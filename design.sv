==> flow/design.v <==
module ahb_to_apb #(
  parameter     ADDRWIDTH = 16,
  parameter     REGISTER_RDATA = 1,
  parameter     REGISTER_WDATA = 0)
 (
  input  wire                 HCLK,       
  input  wire                 HRESETn,    
  input  wire                 PCLKEN,     
  input  wire                 HSEL,       
  input  wire [ADDRWIDTH-1:0] HADDR,      
  input  wire           [1:0] HTRANS,     
  input  wire           [2:0] HSIZE,      
  input  wire           [3:0] HPROT,      
  input  wire                 HWRITE,     
  input  wire                 HREADY,     
  input  wire          [31:0] HWDATA,     
  output reg                  HREADYOUT,  
  output wire          [31:0] HRDATA,     
  output wire                 HRESP,      
  output wire [ADDRWIDTH-1:0] PADDR,      
  output wire                 PENABLE,    
  output wire                 PWRITE,     
  output wire           [3:0] PSTRB,      
  output wire           [2:0] PPROT,      
  output wire          [31:0] PWDATA,     
  output wire                 PSEL,       
  output wire                 APBACTIVE,  
  input  wire          [31:0] PRDATA,     
  input  wire                 PREADY,     
  input  wire                 PSLVERR);   
  reg  [ADDRWIDTH-3:0]   addr_reg;     
  reg                    wr_reg;       
  reg            [2:0]   state_reg;    
  reg            [3:0]   pstrb_reg;    
  wire           [3:0]   pstrb_nxt;    
  reg            [1:0]   pprot_reg;    
  wire           [1:0]   pprot_nxt;    
  wire                   apb_select;    
  wire                   apb_tran_end;  
  reg            [2:0]   next_state;    
  reg           [31:0]   rwdata_reg;    
  wire                   reg_rdata_cfg;  
  wire                   reg_wdata_cfg;  
  reg                    sample_wdata_reg;  
   localparam ST_BITS = 3;
   localparam [ST_BITS-1:0] ST_IDLE      = 3'b000;  
   localparam [ST_BITS-1:0] ST_APB_WAIT  = 3'b001;  
   localparam [ST_BITS-1:0] ST_APB_TRNF  = 3'b010;  
   localparam [ST_BITS-1:0] ST_APB_TRNF2 = 3'b011;  
   localparam [ST_BITS-1:0] ST_APB_ENDOK = 3'b100;  
   localparam [ST_BITS-1:0] ST_APB_ERR1  = 3'b101;  
   localparam [ST_BITS-1:0] ST_APB_ERR2  = 3'b110;  
   localparam [ST_BITS-1:0] ST_ILLEGAL   = 3'b111;  
  assign reg_rdata_cfg = (REGISTER_RDATA==0) ? 1'b0 : 1'b1;
  assign reg_wdata_cfg = (REGISTER_WDATA==0) ? 1'b0 : 1'b1;
  assign apb_select = HSEL & HTRANS[1] & HREADY;
  assign apb_tran_end = (state_reg==3'b011) & PREADY;
  assign pprot_nxt[0] =  HPROT[1];   
  assign pprot_nxt[1] = ~HPROT[0];   
  assign pstrb_nxt[0] = HWRITE & ((HSIZE[1])|((HSIZE[0])&(~HADDR[1]))|(HADDR[1:0]==2'b00));
  assign pstrb_nxt[1] = HWRITE & ((HSIZE[1])|((HSIZE[0])&(~HADDR[1]))|(HADDR[1:0]==2'b01));
  assign pstrb_nxt[2] = HWRITE & ((HSIZE[1])|((HSIZE[0])&( HADDR[1]))|(HADDR[1:0]==2'b10));
  assign pstrb_nxt[3] = HWRITE & ((HSIZE[1])|((HSIZE[0])&( HADDR[1]))|(HADDR[1:0]==2'b11));
  always @(posedge HCLK or negedge HRESETn)
  begin
  if (~HRESETn)
    begin
    addr_reg  <= {(ADDRWIDTH-2){1'b0}};
    wr_reg    <= 1'b0;
    pprot_reg <= {2{1'b0}};
    pstrb_reg <= {4{1'b0}};
    end
  else if (apb_select)  
    begin
    addr_reg  <= HADDR[ADDRWIDTH-1:2];
    wr_reg    <= HWRITE;
    pprot_reg <= pprot_nxt;
    pstrb_reg <= pstrb_nxt;
    end
  end
  wire sample_wdata_set = apb_select & HWRITE & reg_wdata_cfg;
  wire sample_wdata_clr = sample_wdata_reg & PCLKEN;
  always @(posedge HCLK or negedge HRESETn)
  begin
  if (~HRESETn)
    sample_wdata_reg <= 1'b0;
  else if (sample_wdata_set | sample_wdata_clr)
    sample_wdata_reg <= sample_wdata_set;
  end
  always @(state_reg or PREADY or PSLVERR or apb_select or reg_rdata_cfg or
           PCLKEN or reg_wdata_cfg or HWRITE)
    begin
    case (state_reg)
     ST_IDLE :
     begin
        if (PCLKEN & apb_select & ~(reg_wdata_cfg & HWRITE))
           next_state = ST_APB_TRNF;  
        else if (apb_select)
           next_state = ST_APB_WAIT;  
        else
           next_state = ST_IDLE;  
     end
     ST_APB_WAIT :
     begin
        if (PCLKEN)
           next_state = ST_APB_TRNF;  
        else
           next_state = ST_APB_WAIT;  
     end
     ST_APB_TRNF :
     begin
        if (PCLKEN)
           next_state = ST_APB_TRNF2;    
        else
           next_state = ST_APB_TRNF;    
     end
     ST_APB_TRNF2 :
     begin
        if (PREADY & PSLVERR & PCLKEN)  
           next_state = ST_APB_ERR1;  
        else if (PREADY & (~PSLVERR) & PCLKEN)  
        begin
           if (reg_rdata_cfg)
              next_state = ST_APB_ENDOK;  
           else
              next_state = {2'b00, apb_select};  
        end
        else  
           next_state = ST_APB_TRNF2;  
     end
     ST_APB_ENDOK :
     begin
         if (PCLKEN & apb_select & ~(reg_wdata_cfg & HWRITE))
            next_state = ST_APB_TRNF;  
         else if (apb_select)
            next_state = ST_APB_WAIT;  
         else
            next_state = ST_IDLE;  
     end
     ST_APB_ERR1 : next_state = ST_APB_ERR2;  
     ST_APB_ERR2 :
     begin
        if (PCLKEN & apb_select & ~(reg_wdata_cfg & HWRITE))
           next_state = ST_APB_TRNF;  
        else if (apb_select)
           next_state = ST_APB_WAIT;  
        else
           next_state = ST_IDLE;  
     end
     default :  
            next_state = 3'bxxx;  
    endcase
    end
  always @(posedge HCLK or negedge HRESETn)
  begin
  if (~HRESETn)
    state_reg <= 3'b000;
  else
    state_reg <= next_state;
  end
  always @(posedge HCLK or negedge HRESETn)
  begin
  if (~HRESETn)
    rwdata_reg <= {32{1'b0}};
  else
    if (sample_wdata_reg & reg_wdata_cfg & PCLKEN)
      rwdata_reg <= HWDATA;
    else if (apb_tran_end & reg_rdata_cfg & PCLKEN)
      rwdata_reg <= PRDATA;
  end
  assign PADDR   = {addr_reg, 2'b00};  
  assign PWRITE  = wr_reg;             
  assign PWDATA  = (reg_wdata_cfg) ? rwdata_reg : HWDATA;
  assign PSEL    = (state_reg==ST_APB_TRNF) | (state_reg==ST_APB_TRNF2);
  assign PENABLE = (state_reg==ST_APB_TRNF2);
  assign PPROT   = {pprot_reg[1], 1'b0, pprot_reg[0]};
  assign PSTRB   = pstrb_reg[3:0];
  always @(state_reg or reg_rdata_cfg or PREADY or PSLVERR or PCLKEN)
  begin
    case (state_reg)
      ST_IDLE      : HREADYOUT = 1'b1;  
      ST_APB_WAIT  : HREADYOUT = 1'b0;  
      ST_APB_TRNF  : HREADYOUT = 1'b0;  
      ST_APB_TRNF2 : HREADYOUT = (~reg_rdata_cfg) & PREADY & (~PSLVERR) & PCLKEN;
      ST_APB_ENDOK : HREADYOUT = reg_rdata_cfg;  
      ST_APB_ERR1  : HREADYOUT = 1'b0;  
      ST_APB_ERR2  : HREADYOUT = 1'b1;  
      default: HREADYOUT = 1'bx;  
    endcase
  end
  assign HRDATA = (reg_rdata_cfg) ? rwdata_reg : PRDATA;
  assign HRESP  = (state_reg==ST_APB_ERR1) | (state_reg==ST_APB_ERR2);
  assign APBACTIVE = (HSEL & HTRANS[1]) | (|state_reg);
endmodule
Tool chain data of ahb_to_apb
The steps from the RTL of ahb_to_apb to its reports follow in flow order.
Lines are those of the file above, counted from 1.
Operators carry their Yosys type and port widths (W data, S select, Z words).
{ "design": {"top_module": "ahb_to_apb", "clock_port": "HCLK", "lib": "sky130hd", "corner": "tt_025C_1v80"} }

Word-level counts
Yosys after proc, flatten, opt, wreduce and memory -nomap, before mapping. Enables and synchronous resets that opt folds into registers are not counted as muxes. Memory bits, and registers merged into a memory's read port (data or address), are not among the register bits. Print and check cells are not counted. Equal cells are merged and count once.
{ "classes": {"eq_ne": 9, "n_mux": 8, "n_logic": 27, "reduce_logical": 5} }
{ "op_table": {"columns": ["operator", "n"], "rows": [
  ["$and A1 B1 Y1", 15],
  ["$pmux W3 S5", 1],
  ["$or A1 B1 Y1", 9],
  ["$eq A3 B3 Y1 const B", 3],
  ["$mux W3", 3],
  ["$eq A3 B2 Y1 const B", 2],
  ["$reduce_or A3 Y1", 2],
  ["$eq A2 B2 Y1 const B", 2],
  ["$reduce_or A4 Y1", 1],
  ["$not A1 Y1", 3],
  ["$eq A3 B1 Y1 const B", 1],
  ["$logic_not A3 Y1", 1],
  ["$eq A2 B1 Y1 const B", 1],
  ["$logic_not A2 Y1", 1],
  ["$pmux W1 S2", 1],
  ["$mux W2", 1],
  ["$mux W1", 2]
]} }
{ "word_totals": {"register_bits": 56, "input_bits": 97} }

Logic depth
Depth = most cells in a row (Yosys ltp): at word level without a register or memory, in the mapped netlist without a sequential cell, where the memories' decode and read muxes count.
{ "depth": {"ltp_word": 6, "ABC_AREA": 1, "mapped_depth": 7, "depth_no_buf": 7} }

Mapped cells and area
Yosys stat after the flow's synthesis: flattened, memories mapped to cells. It holds for the ABC_AREA given above (unset counts as 0); a run with the other value may have another netlist.
{ "mapped": {"stdcells": 309, "yosys_area_um2": 2618.8, "ffs": 56} }
{ "by_type": {"columns": ["type", "n"], "rows": [
  ["sky130_fd_sc_hd__dfrtp_1", 56],
  ["sky130_fd_sc_hd__nand2_1", 135],
  ["sky130_fd_sc_hd__buf_4", 37],
  ["sky130_fd_sc_hd__o21ai_0", 39],
  ["sky130_fd_sc_hd__buf_6", 3],
  ["sky130_fd_sc_hd__inv_1", 9],
  ["sky130_fd_sc_hd__nand3_1", 5],
  ["sky130_fd_sc_hd__nor2_4", 2],
  ["sky130_fd_sc_hd__clkbuf_1", 5],
  ["sky130_fd_sc_hd__nand3_4", 1],
  ["sky130_fd_sc_hd__clkbuf_2", 3],
  ["sky130_fd_sc_hd__nor2_1", 4],
  ["sky130_fd_sc_hd__nand2_2", 2],
  ["sky130_fd_sc_hd__nand4_1", 2],
  ["sky130_fd_sc_hd__a21oi_1", 2],
  ["sky130_fd_sc_hd__nand3_2", 1],
  ["sky130_fd_sc_hd__inv_2", 2],
  ["sky130_fd_sc_hd__conb_1", 1]
]} }

Path before layout
Path of least setup slack by OpenSTA after synthesis, without wires, with an ideal clock, recovery checks aside; 20% of the period is set as input and as output delay. Where synthesis merged equal registers, the netlist keeps one of their names.
{ "synth_path": {"path_type": "register to output", "from": "register state_reg[2]", "to": "output port HREADYOUT", "clock_period_ns": 1.74, "out_delay_ns": 0.348, "launch_ns": 0.000, "t_arrival_ns": 0.796, "required_ns": 1.392, "slack_ns": 0.596, "delay_ns": 0.796, "driving_pins": 5, "synth_period_reached_ns": 1.144} }
"delay_ns" is the arrival time less input delay plus setup time.
A path that ends at an output port has no setup time.
"driving_pins" counts driving pins, that of a launching flip-flop among them; a cell with two outputs on the path counts twice.
"synth_period_reached_ns" = period - worst setup slack (recovery checks aside). The figure is calculated, with input and output delays left at 20% of the set period.
The rows between start and end are the longest chain of elaborated cells between them; the timing report does not say that the signal goes this way. Where chains are equally long, one stands for them.
A line is the first line of the expression or statement that the cell stems from. Yosys adds cells for indexed reads and writes and turns some case tables into memories.
{ "synth_via": {"cell_sequence": "sky130_fd_sc_hd__dfrtp_1 > sky130_fd_sc_hd__inv_2 > sky130_fd_sc_hd__nand2_2 > sky130_fd_sc_hd__inv_2 > sky130_fd_sc_hd__nor2_4", "elab_chain_cells": 3, "cone_cells": 10} }
{ "synth_rtl": {"columns": ["element", "line_no", "rtl"], "rows": [
  ["start, declared", 33, "reg            [2:0]   state_reg;"],
  ["start, assigned", 157, "state_reg <= 3'b000;"],
  ["start, assigned", 159, "state_reg <= next_state;"],
  ["$eq A3 B3 Y1", 180, "case (state_reg)"],
  ["$reduce_or A3 Y1", null, null],
  ["$pmux W1 S2", 180, null],
  ["end, declared", 17, "output reg                  HREADYOUT,"]
]} }

Worst path after layout
Path of least setup slack in the final report of flow run B (OpenROAD, finished layout, wires in). Where an end is a register, its clock arrival counts in the times.
{ "layout_path": {"path_type": "input to output", "from": "input port HSEL", "to": "output port APBACTIVE", "clock_period_ns": 2.59, "in_delay_ns": 0.52, "out_delay_ns": 0.52, "launch_ns": 0.52, "t_arrival_ns": 1.43, "required_ns": 2.07, "slack_ns": 0.64, "driving_pins": 4} }
The rows between start and end are the longest chain of elaborated cells between them; the timing report does not say that the signal goes this way. Where chains are equally long, one stands for them.
{ "layout_via": {"cell_sequence": "sky130_fd_sc_hd__clkdlybuf4s50_1 > sky130_fd_sc_hd__nand2_1 > sky130_fd_sc_hd__nand4_1 > sky130_fd_sc_hd__dlygate4sd2_1", "elab_chain_cells": 2, "cone_cells": 2} }
{ "layout_rtl": {"columns": ["element", "line_no", "rtl"], "rows": [
  ["start, declared", 9, "input  wire                 HSEL,"],
  ["$and A1 B1 Y1", 193, "assign APBACTIVE = (HSEL & HTRANS[1]) | (|state_reg);"],
  ["$or A1 B1 Y1", 193, null],
  ["end, declared", 27, "output wire                 APBACTIVE,"]
]} }

FLOW RESULTS
============

Top module ahb_to_apb; platform sky130hd; tools Yosys and OpenROAD; 2 stored runs in no particular order. Input and output delays are each 20% of the period that was set; the output load is 0.01 pF.
"achievedPeriod_ns" is the run's clock period less its worst setup slack. It is reckoned from that one timing run; input and output delays stay at 20% of the period that was set.
"worst_path_allowed_less_slack_ns" is the time allowed to the run's worst setup path (the clock period less input and output delay, where it has them) less its slack. Clock arrival times count: a late capture clock shortens it, a late launch clock lengthens it.
By "total_power_mw" is meant OpenSTA's value without simulated activity: inputs other than the clock are taken to toggle once in ten clock periods, and the tool carries that through the logic.
[
  {
    "run": "flow run A",
    "settings": { "period_ns": 1.67, "CORE_UTILIZATION": 53, "CORE_MARGIN": 2, "CELL_PAD_IN_SITES_GLOBAL_PLACEMENT": 3, "TNS_END_PERCENT": 95, "ABC_AREA": 1, "GPL_ROUTABILITY_DRIVEN": 0, "CTS_CLUSTER_SIZE": 25, "MIN_ROUTING_LAYER": "met2", "CAP_MARGIN": 20, "SLEW_MARGIN": 20 },
    "outcome": "stopped before the end: placement reported GPL-0301"
  },
  {
    "run": "flow run B",
    "settings": { "period_ns": 2.59, "CORE_UTILIZATION": 46, "SETUP_SLACK_MARGIN": 0.76, "PLACE_DENSITY": 0.94, "HOLD_SLACK_MARGIN": -0.03, "CORE_ASPECT_RATIO": 1.62, "TNS_END_PERCENT": 35, "ABC_AREA": 1, "GPL_ROUTABILITY_DRIVEN": 0, "CTS_CLUSTER_SIZE": 75, "SLEW_MARGIN": 30, "MIN_ROUTING_LAYER": "met2", "MAX_ROUTING_LAYER": "met4", "CAP_MARGIN": 20, "CORE_MARGIN": 2 },
    "results": { "synth_area_um2": 2618.8, "die_area_um2": 6330.2, "final_stdcell_area_um2": 3687.3, "finalUtil_frac": 0.658, "fin_ws_ns": 0.644, "setupTns_ns": 0.000, "total_power_mw": 3.211, "achievedPeriod_ns": 1.946, "worst_path_allowed_less_slack_ns": 0.91, "critical_path_type": "input to output" }
  }
]
